==> flow/design.v <==
module scl_generate #(
    parameter T_LOW         = 6,
    parameter T_HIGH        = 4,   
    parameter ADDR_LEN      = 7,
    parameter SETUP_SCL_START = 4,
    parameter DATA_LEN      = 8
)(
    input              clk,
    input              rst_n,
    input [3:0]        state_master,
    input              rst_count,
    input [3:0]        count,
    output reg [6:0]   count_ctrl,
    output reg         scl,
    output             wait_for_sync,
    output             add_sent,
    output             data_received,
    output             data_sent,
    output             count_inc
);
    parameter Idle            = 4'b0000;
    parameter Ready           = 4'b0001;
    parameter Send_Address    = 4'b0010;
    parameter Check_ACK_addr  = 4'b0011;
    parameter Write_Data      = 4'b0100;
    parameter Check_ACK_data  = 4'b0101;
    parameter Read_Data       = 4'b0110;
    parameter Send_ACK        = 4'b0111;
    parameter Stop            = 4'b1000;
always @(posedge clk or negedge rst_n) begin
    if(~rst_n) begin
        count_ctrl <= 0;
    end else begin
        if (rst_count) begin
            count_ctrl <= 0;
        end else begin
            if (state_master == Ready) begin
                if(count_ctrl == (SETUP_SCL_START-1)) begin
                    count_ctrl <= 0;
                end else begin
                    count_ctrl <= count_ctrl + 1;
                end
            end else if(state_master != Ready && state_master != Stop && state_master!=Idle) begin
                if (count_ctrl == (T_LOW+T_HIGH-1)) begin
                    count_ctrl <= 0;
                end else begin
                    count_ctrl <= count_ctrl + 1; 
                end
            end else begin  
                count_ctrl <= count_ctrl + 1;
            end
        end
    end
end
always @(posedge clk or negedge rst_n) begin
    if (~rst_n) begin
        scl <= 1'b1;  
    end else begin
        if (state_master == Ready) begin
            if (count_ctrl == SETUP_SCL_START-1) begin
                scl <= 1'b0;
            end
        end else if(state_master != Ready && state_master != Idle && state_master != Stop) begin
            if(count_ctrl < T_LOW -1 || count_ctrl == (T_HIGH + T_LOW -1) ) begin
                scl <= 1'b0;
            end else begin
                scl <= 1'b1;
            end
        end
        else if(state_master == Idle) begin
            scl <= 1'b1;
        end
        else if(state_master == Stop) begin
            if(count_ctrl < T_LOW -1) begin
                scl <= 1'b0;
            end else if (count_ctrl == T_HIGH+T_LOW -1 ) begin
                scl <= 1'b1;
            end
            else  begin
                scl <= 1'b1;
            end
        end
    end
end
    assign wait_for_sync = (count_ctrl == (SETUP_SCL_START-1)) && (state_master == Ready);
    assign add_sent      = (count      == ADDR_LEN) && (count_ctrl == T_HIGH + T_LOW -1 ) && (state_master == Send_Address);
    assign data_received = (count      == DATA_LEN-1) && (count_ctrl == T_HIGH + T_LOW - 1) && (state_master == Read_Data);
    assign data_sent     = (count      == DATA_LEN-1) && (count_ctrl == T_HIGH + T_LOW - 1) && (state_master == Write_Data);
    assign count_inc     = (count_ctrl == T_HIGH + T_LOW - 1) && (state_master == Send_Address || state_master == Write_Data|| state_master == Read_Data);
endmodule
# [From RTL to reports: scl_generate]
# The steps from the RTL of scl_generate to its reports follow in flow order.
# Lines are those of the file above, counted from 1.
# Operators: Yosys type, input widths -> output width; for muxes data width and select width s.
# The mark - stands for no value.
[design] design="scl_generate" clock="clk" lib="sky130hd" pvt_corner="tt_025C_1v80"

# [Elaborated design]
# Source: Yosys, flattened and elaborated, memories not mapped. Widths are those after wreduce. Registers that Yosys merges into a memory's read port (data or address) are not register bits. Print and check cells do not count. Equal cells are merged and count once.
[classes] add_sub_neg=1 n_mux=12 cmp=1 eq_ne=11 n_reduce_logical=17
[op_table] op="$mux 7" n=5
[op_table] op="$eq 4x3->1 const B" n=3
[op_table] op="$logic_and 1x1->1" n=10
[op_table] op="$reduce_bool 4->1" n=2
[op_table] op="$add 7x1->7 const B" n=1
[op_table] op="$eq 7x2->1 const B" n=1
[op_table] op="$lt 7x3->1 const B" n=1
[op_table] op="$eq 7x4->1 const B" n=1
[op_table] op="$mux 1" n=7
[op_table] op="$eq 4x1->1 const B" n=1
[op_table] op="$ne 4x1->1 const B" n=1
[op_table] op="$eq 4x2->1 const B" n=1
[op_table] op="$eq 4x4->1 const B" n=1
[op_table] op="$ne 4x4->1 const B" n=1
[op_table] op="$logic_not 4->1" n=1
[op_table] op="$logic_or 1x1->1" n=3
[op_table] op="$ne 2x2->1 const B" n=1
[op_table] op="$reduce_and 2->1" n=1
[word_totals] output_inout_bits=13 input_bits=11 register_bits=8 word_cells=44

# [Logic depth]
# Longest topological path by Yosys (ltp), each cell counted once; first at word level (registers and memories cut), then after technology mapping (sequential cells cut; the memories' decode and read muxes count).
[depth] ltp_word=6 ABC_AREA=1 mapped_depth=9 ltp_nobuf=9

# [Netlist]
# The flow's flattened synthesis, as Yosys stat reports it; memories are mapped. The netlist is that of the ABC_AREA named above (0 if unset); the other value can give another one.
[types] cell="sky130_fd_sc_hd__dfrtp_1" n=7 type_area_um2=175.168
[types] cell="sky130_fd_sc_hd__nor3_2" n=6 type_area_um2=60.058
[types] cell="sky130_fd_sc_hd__nor2_1" n=15 type_area_um2=56.304
[types] cell="sky130_fd_sc_hd__nand2_1" n=13 type_area_um2=48.797
[types] cell="sky130_fd_sc_hd__inv_1" n=12 type_area_um2=45.043
[types] cell="sky130_fd_sc_hd__xor2_1" n=4 type_area_um2=35.034
[types] cell="sky130_fd_sc_hd__dfstp_2" n=1 type_area_um2=26.275
[types] cell="sky130_fd_sc_hd__ha_1" n=2 type_area_um2=25.024
[types] cell="sky130_fd_sc_hd__nand2_2" n=4 type_area_um2=25.024
[types] cell="sky130_fd_sc_hd__nand3_1" n=5 type_area_um2=25.024
[types] cell="sky130_fd_sc_hd__inv_2" n=6 type_area_um2=22.522
[types] cell="sky130_fd_sc_hd__nor2_4" n=2 type_area_um2=22.522
[types] cell="sky130_fd_sc_hd__nand3_2" n=2 type_area_um2=20.019
[types] cell="sky130_fd_sc_hd__nand2_4" n=1 type_area_um2=11.261
[types] cell="sky130_fd_sc_hd__nor3_1" n=2 type_area_um2=10.01
[types] cell="sky130_fd_sc_hd__o2111ai_1" n=1 type_area_um2=8.758
[types] cell="sky130_fd_sc_hd__xnor2_1" n=1 type_area_um2=8.758
[types] cell="sky130_fd_sc_hd__nor2_2" n=1 type_area_um2=6.256
# Other cell types: 2; their cells: 2.
[mapped] seq_area_um2=201.4 yosys_area_um2=643.1 buf_cells=0 mapped_cells=87 ff_cells=8

# [Path before layout]
# Source: OpenSTA report_checks on the synthesized netlist (no wires, ideal clock, input and output delay 20% of the period each), path of least setup slack; recovery checks are left aside. Register names are those of the netlist, which keeps one name where synthesis merged equal registers.
[synth_timing] path_kind="input -> output" start="input state_master[0]" end="output data_sent" required_ns=2.464 output_delay_ns=0.616 n_path_buf=0 path_delay_ns=0.638 t_arrival_ns=1.254 in_delay_ns=0.616 stages=3 period_ns=3.08 slack_ns=1.210 t_first_pin_ns=0.616 synth_period_reached_ns=1.87
# "path_delay_ns" is the arrival time less input delay plus setup time.
# At an output port there is no setup time.
# "stages" counts driving pins, that of a launching flip-flop among them; a cell with two outputs on the path counts twice.
# "synth_period_reached_ns" = period - worst setup slack (recovery checks aside). The figure is calculated, with input and output delays left at 20% of the set period.
# Between the ends stands the longest chain of elaborated cells between them, by number of cells; it is not shown to be the way that was timed. Of several equally long chains one is given.
# Each line given opens the expression or statement behind the cell; cells for indexed reads and writes are added by Yosys, which also makes memories of some case tables.
[synth_between] path_cell_list="sky130_fd_sc_hd__nor2_1 -> sky130_fd_sc_hd__nand3_1 -> sky130_fd_sc_hd__nor4_1" elab_chain_len=2 cone_cells=2 cone_classes="eq/ne (1); reduce/logical (1)"
[synth_lines] element="start, declared" line=10 text="input [3:0]        state_master,"
[synth_lines] element="$eq 4x3->1" line=88 text="assign data_sent     = (count      == DATA_LEN-1) && (count_ctrl == T_HIGH + T_LOW - 1) && (state_master == Wr ..."
[synth_lines] element="$logic_and 1x1->1" line=88
[synth_lines] element="end, declared" line=18 text="output             data_sent,"

# [Worst path after layout]
# Path of least setup slack in the final report of job 1 (OpenROAD, finished layout, wires in). Where an end is a register, its clock arrival counts in the times.
[layout_timing] path_kind="input -> output" start="input state_master[2]" end="output wait_for_sync" slack_ns=0.13 stages=7 n_path_buf=2 output_delay_ns=0.55 period_ns=2.73 required_ns=2.18 t_first_pin_ns=0.55 t_arrival_ns=2.05 in_delay_ns=0.55
# Between the ends stands the longest chain of elaborated cells between them, by number of cells; it is not shown to be the way that was timed. Of several equally long chains one is given.
[layout_between] path_cell_list="sky130_fd_sc_hd__clkdlybuf4s50_1 -> sky130_fd_sc_hd__nor2_1 -> sky130_fd_sc_hd__nand2_2 -> sky130_fd_sc_hd__inv_1 -> sky130_fd_sc_hd__nand2_2 -> sky130_fd_sc_hd__inv_1 -> sky130_fd_sc_hd__clkdlybuf4s50_1" elab_chain_len=2 cone_cells=2 cone_classes="eq/ne (1); reduce/logical (1)"
[layout_lines] element="start, declared" line=10 text="input [3:0]        state_master,"
[layout_lines] element="$eq 4x1->1" line=85 text="assign wait_for_sync = (count_ctrl == (SETUP_SCL_START-1)) && (state_master == Ready);"
[layout_lines] element="$logic_and 1x1->1" line=85
[layout_lines] element="end, declared" line=15 text="output             wait_for_sync,"

# Record of 2 stored runs of the RTL-to-layout flow on scl_generate, platform sky130hd. The runs are unordered. Constraints: input delay and output delay 20% of the set period each, output load 0.01 pF.
# By "timing.achieved_period_ns" is meant the clock period of the run minus its worst setup slack. This is arithmetic on one report: input and output delays are still those of the set period (20% each).
# "critical_path_time_ns" is the time allowed to the run's worst setup path (the clock period less input and output delay, where it has them) less its slack. Clock arrival times count: a late capture clock shortens it, a late launch clock lengthens it.
run="job 1" settings period_ns=2.73 CORE_UTILIZATION=30 PLACE_DENSITY_LB_ADDON=0.29 CORE_MARGIN=4 CELL_PAD_IN_SITES_GLOBAL_PLACEMENT=1 TNS_END_PERCENT=35 ABC_AREA=1 CTS_CLUSTER_SIZE=99 CAP_MARGIN=20 SLEW_MARGIN=20
run="job 1" results utilization_pct=47.1 design_die_area_um2=2948.5 timing.achieved_period_ns=2.597 ws_setup_ns=0.133 total_negative_slack_ns=0.000 critical_path_time_ns=1.51 timing.worst_path_kind="input -> output" yosys_chip_area_um2=643.1
run="job 2" settings period_ns=1.33 CORE_UTILIZATION=17 SETUP_SLACK_MARGIN=-0.08 PLACE_DENSITY=0.69 HOLD_SLACK_MARGIN=0.03 CELL_PAD_IN_SITES_DETAIL_PLACEMENT=2 TNS_END_PERCENT=80 GPL_TIMING_DRIVEN=1 GPL_ROUTABILITY_DRIVEN=0 CTS_CLUSTER_DIAMETER=374 CAP_MARGIN=20 MIN_ROUTING_LAYER="met1" MAX_ROUTING_LAYER="met4" CORE_MARGIN=2 SLEW_MARGIN=20
run="job 2" results utilization_pct=35.0 design_die_area_um2=3599.4 timing.achieved_period_ns=2.026 ws_setup_ns=-0.696 total_negative_slack_ns=-5.854 critical_path_time_ns=1.76 timing.worst_path_kind="register -> output" yosys_chip_area_um2=533.0
